==> flow/design.v <==
module circuit1(input clk,input rst,input [7:0]a,input[7:0]b,input[7:0]c,output reg [7:0]z,output reg [15:0]x);
wire [7:0]d;
wire [7:0]e;
wire [7:0]f;
wire  g;
wire [15:0] xwire;
wire [15:0] xwire2;
wire ltwire;
wire eqwire;
wire [7:0] zwire;
ADD #(8) u_add1 (a,b,d);
ADD #(8) u_add2 (a,c,e);
COMP #(8) u_comp1 (d,e,g,ltwire,eqwire);
MUX2x1 #(8) u_mux1 (d,e,g,zwire);
always@(*)begin
z <= zwire;
end
MUL #(8) u_mul1 (a,c,f);
SUB #(16) u_sub1 ({8'b0,f},{8'b0,d},xwire);
REG #(16) u_reg1 (xwire,clk,rst,xwire2);
always@(*)begin
x <= xwire2;
end
endmodule
module ADD #(
    parameter DATAWIDTH=2
)(
    input [DATAWIDTH-1:0] a,
    input [DATAWIDTH-1:0] b,
    output reg [DATAWIDTH-1:0] sum
);
    always @(*) begin
        sum <= a + b;
    end
endmodule
module COMP #(parameter DATAWIDTH = 64)(input[DATAWIDTH-1:0]a,input[DATAWIDTH-1:0]b,output reg gt,output reg lt,output reg eq); 
    always @(*)begin
        if (a < b) begin
        gt <= 0;
        lt <= 1;
        eq <= 0;
        end
        else if (a > b) begin
        gt <= 1;
        lt <= 0;
        eq <= 0;
        end
        else begin
        gt <= 0;
        lt <= 0;
        eq <= 1;
        end
    end
endmodule
module MUL #(parameter DATAWIDTH = 64)(input [DATAWIDTH-1:0]a,input [DATAWIDTH-1:0]b,output reg [DATAWIDTH-1:0]prod); 
    always@(*) begin
    prod <= a*b;
    end
endmodule
module MUX2x1 #(parameter DATAWIDTH = 64)(input[DATAWIDTH-1:0]a,input[DATAWIDTH-1:0]b,input sel,output reg [DATAWIDTH-1:0]d); 
    always@(*) begin
        if (sel == 0) begin
        d <= a;
        end
        else begin
        d <= b;
        end    
    end
endmodule
module REG #(parameter DATAWIDTH = 64)(input[DATAWIDTH-1:0]d,input Clk,input Rst,output reg [DATAWIDTH-1:0]q); 
    always@(posedge Clk)begin
        if (Rst == 1) begin
            q <= 0;
        end
        else begin 
            q <= d;
        end
    end
endmodule
module SUB #(
    parameter DATAWIDTH=2
)(
    input [DATAWIDTH-1:0] a,
    input [DATAWIDTH-1:0] b,
    output reg [DATAWIDTH-1:0] diff
);
    always @(*) begin
        diff <= a - b;
    end
endmodule
## Reports on circuit1

What the tools print for circuit1, step after step.
Lines are those of the file above, counted from 1.
Library cell names are shortened.
Not given: --

| set-up | value |
|---|---|
| top module | circuit1 |
| clock input | clk |
| library | sky130hd |
| corner | tt_025C_1v80 |

## Word level

Counts by Yosys on the flattened word-level netlist (proc, flatten, opt, wreduce; memories kept). Register bits leave out memories and registers merged into their read ports (data or address); mux counts leave out enables and synchronous resets folded into registers. Print and check cells are left out. Cells with the same type and inputs are merged into one.

| operators by class | value |
|---|---|
| muxes and demuxes | 3 |
| multiply operators | 1 |
| magnitude comparators | 2 |
| add/subtract/negate cells | 3 |

Operators with widths:

| operator | count |
|---|---|
| multiplier 8 x 8 -> 8 bit | 1 |
| adder 8 bit | 2 |
| subtractor 8 x 8 -> 9 bit | 1 |
| > comparator 8 bit | 1 |
| < comparator 8 bit | 1 |
| two-way mux 8 bit | 1 |
| two-way mux 1 bit | 2 |

| bit counts | value |
|---|---|
| bits in registers | 16 |
| output and inout port bits | 24 |

## Longest topological paths

Yosys ltp: most cells in a row. Word level: on the elaborated netlist, between registers, memories and ports. Mapped: between sequential cells and ports; inverters and the memories' decode and read muxes count.

| logic depth | value |
|---|---|
| depth after elaboration | 5 |
| ABC_AREA | 0 |
| gate-level depth with buffers | 17 |
| mapped depth without buffers | 17 |

## Mapped cells and area

Source: synth_stat.txt of the flow (Yosys; design flattened, memories mapped). It holds for the ABC_AREA given above (unset counts as 0); a run with the other value may have another netlist.
The area totals of this step are shown rounded.

Cell types:

| cell | count | total area (µm²) |
|---|---|---|
| ha_1 | 46 | 575.552 |
| fa_1 | 15 | 300.288 |
| xnor2_1 | 26 | 227.718 |
| dfxtp_1 | 9 | 180.173 |
| inv_1 | 42 | 157.651 |
| and2_1 | 20 | 125.12 |
| a21o_1 | 9 | 67.565 |
| a21oi_1 | 13 | 65.062 |
| nand2_1 | 17 | 63.811 |
| buf_4 | 7 | 52.55 |
| xor2_1 | 6 | 52.55 |
| mux2i_1 | 5 | 50.048 |
| o21ai_0 | 9 | 45.043 |
| o21a_1 | 4 | 30.029 |
| nor2b_1 | 4 | 25.024 |
| nor3_1 | 5 | 25.024 |
| a21boi_0 | 3 | 22.522 |
| o21bai_1 | 3 | 22.522 |

Other cell types: 13; their cells: 19.

| mapped netlist | value |
|---|---|
| sequential part of the area | 180.2 µm² |
| flip-flops | 9 |
| standard cells after synthesis | 262 |
| buffers | 8 |
| chip area (Yosys) | 2,246 µm² |

The figures by module come from a second, unflattened synthesis with its own total; it is not the netlist above.

| second synthesis, totals | value |
|---|---|
| cells (unflattened synthesis) | 392 |
| area (unflattened synthesis) | 3,243 µm² |

Rows give one instance, submodules left out.

Modules:

| module | cells | instances | area (µm²) |
|---|---|---|---|
| MUL #(DATAWIDTH=8) | 102 | 1 | 887.1 |
| SUB #(DATAWIDTH=16) | 130 | 1 | 852.1 |
| ADD #(DATAWIDTH=8) | 42 | 2 | 331.6 |
| REG #(DATAWIDTH=16) | 33 | 1 | 464.2 |
| COMP #(DATAWIDTH=8) | 33 | 1 | 241.5 |
| MUX2x1 #(DATAWIDTH=8) | 9 | 1 | 131.4 |
| circuit1 | 1 | 1 | 3.8 |

## Timing after synthesis

Path of least setup slack by OpenSTA after synthesis, without wires, with an ideal clock, recovery checks aside; 20% of the period is set as input and as output delay. Where synthesis merged equal registers, the netlist keeps one of their names.

| path after synthesis | value |
|---|---|
| kind | input-to-output |
| start | in a[0] |
| end | out z[5] |
| required time | 4,608 ps |
| launch time at the first pin | 1,152 ps |
| path slack | 652 ps |
| data arrival time | 3,956 ps |
| path buffers | 0 |
| delay of the path | 2,804 ps |
| stages on the path | 13 |
| external output delay | 1,152 ps |
| period | 5,760 ps |
| input delay | 1,152 ps |
| period reached after synthesis | 5,108 ps |

"delay of the path" = arrival - input delay + setup time.
A path that ends at an output port has no setup time.
"stages on the path" counts driving pins, that of a launching flip-flop among them; a cell with two outputs on the path counts twice.
"period reached after synthesis" = period - worst setup slack (recovery checks aside). The figure is calculated, with input and output delays left at 20% of the set period.
Between the ends stands the longest chain of elaborated cells between them, by number of cells; it is not shown to be the way that was timed. Of several equally long chains one is given.
A line is the first line of the expression or statement that the cell stems from. Yosys adds cells for indexed reads and writes and turns some case tables into memories.

| on the way, after synthesis | value |
|---|---|
| path through | ha_1 > fa_1 > a21o_1 > a21oi_1 > o21bai_1 > a21oi_1 > xor2_1 > inv_1 > ha_1 > and4_2 > a221oi_2 > a31oi_4 > mux2_4 |
| length of the longest elaborated chain | 5 |
| elaborated cells on any way between the ends | 7 |
| RTL lines with such cells | 4 |
| those cells by class | 2 x add/sub; 2 x compare; 3 x mux |

RTL lines, path after synthesis:

| element | line | RTL |
|---|---|---|
| from (decl) | 1 | `module circuit1(input clk,input rst,input [7:0]a,input[7:0]b,input[7:0]c,output reg [7:0]z,output reg [15:0]x) ...` |
| adder 8 bit | 33 | `sum <= a + b;` |
| > comparator 8 bit | 43 | `else if (a > b) begin` |
| two-way mux 1 bit | 43 |  |
| two-way mux 1 bit | 38 | `if (a < b) begin` |
| two-way mux 8 bit | 62 | `if (sel == 0) begin` |
| to (decl) | 1 |  |

## Path in the finished layout

From the final timing report of flow run 1: the path of least setup slack in the routed layout; clock arrival at registers is part of the times.
The path's times are printed in steps of 10 ps; the period is the one set.

| path after layout | value |
|---|---|
| kind | input-to-output |
| start | in b[0] |
| end | out z[5] |
| path buffers | 2 |
| launch time at the first pin | 1,450 ps |
| external output delay | 1,450 ps |
| path slack | 230 ps |
| period | 7,240 ps |
| input delay | 1,450 ps |
| stages on the path | 15 |
| required time | 5,790 ps |
| data arrival time | 5,570 ps |

Between the ends stands the longest chain of elaborated cells between them, by number of cells; it is not shown to be the way that was timed. Of several equally long chains one is given.

| on the way, after layout | value |
|---|---|
| path through | clkdlybuf4s50_1 > ha_1 > fa_1 > a21o_1 > a21oi_1 > o21bai_1 > a21oi_1 > xor2_1 > inv_1 > ha_1 > and4_2 > a221oi_4 > a31oi_2 > mux2_4 > clkdlybuf4s50_1 |
| length of the longest elaborated chain | 5 |
| elaborated cells on any way between the ends | 6 |
| RTL lines with such cells | 4 |
| those cells by class | 1 x add/sub; 2 x compare; 3 x mux |

RTL lines, path after layout:

| element | line | RTL |
|---|---|---|
| from (decl) | 1 | `module circuit1(input clk,input rst,input [7:0]a,input[7:0]b,input[7:0]c,output reg [7:0]z,output reg [15:0]x) ...` |
| adder 8 bit | 33 | `sum <= a + b;` |
| > comparator 8 bit | 43 | `else if (a > b) begin` |
| two-way mux 1 bit | 43 |  |
| two-way mux 1 bit | 38 | `if (a < b) begin` |
| two-way mux 8 bit | 62 | `if (sel == 0) begin` |
| to (decl) | 1 |  |

Memo
Re: implementation data of circuit1

Design circuit1 on sky130hd. What follows are 2 stored runs of the flow, each under its own settings; their order means nothing. The constraints put input and output delay at 20% of the set period each and load the outputs with 0.01 pF.
"clock period reached" is the run's clock period less its worst setup slack. It is reckoned from that one timing run; input and output delays stay at 20% of the period that was set.
"time of the worst setup path" is the time allowed to the run's worst setup path (the clock period less input and output delay, where it has them) less its slack. Clock arrival times count: a late capture clock shortens it, a late launch clock lengthens it.
"overall power" is the tool's figure for a default switching activity; nothing was simulated.
"time of the worst setup path" is given in steps of 10 ps.
Values from the reports are rounded here.
Among the settings, . means not set for that run.

| stored run | period_ns | CORE_UTILIZATION | GPL_ROUTABILITY_DRIVEN | MIN_ROUTING_LAYER | CAP_MARGIN | CORE_MARGIN | SLEW_MARGIN | GPL_TIMING_DRIVEN | CTS_CLUSTER_SIZE | worst hold slack in the final report (ps) | clock period reached (ps) | std-cell area (final layout) (µm²) | overall power (µW) | overall die area (µm²) | worst slack on setup checks (ps) | sum of negative setup slack (ps) | area of the synthesized netlist (µm²) | post-layout utilization | time of the worst setup path (ps) | worst path kind |
|---|---|---|---|---|---|---|---|---|---|---|---|---|---|---|---|---|---|---|---|---|
| flow run 1 | 7.24 | 23 | 1 | met2 | 20 | 2 | 20 | . | . | 1,973 | 7,014 | 2,958 | 759.2 | 10,570 | 226 | 0 | 2,246 | 0.307 | 4,120 | input-to-output |
| flow run 2 | 5.41 | 39 | . | met2 | 20 | 7 | 40 | 1 | 46 | 1,359 | 5,340 | 3,556 | 1,206 | 8,079 | 70 | 0 | 2,246 | 0.642 | 3,180 | input-to-output |
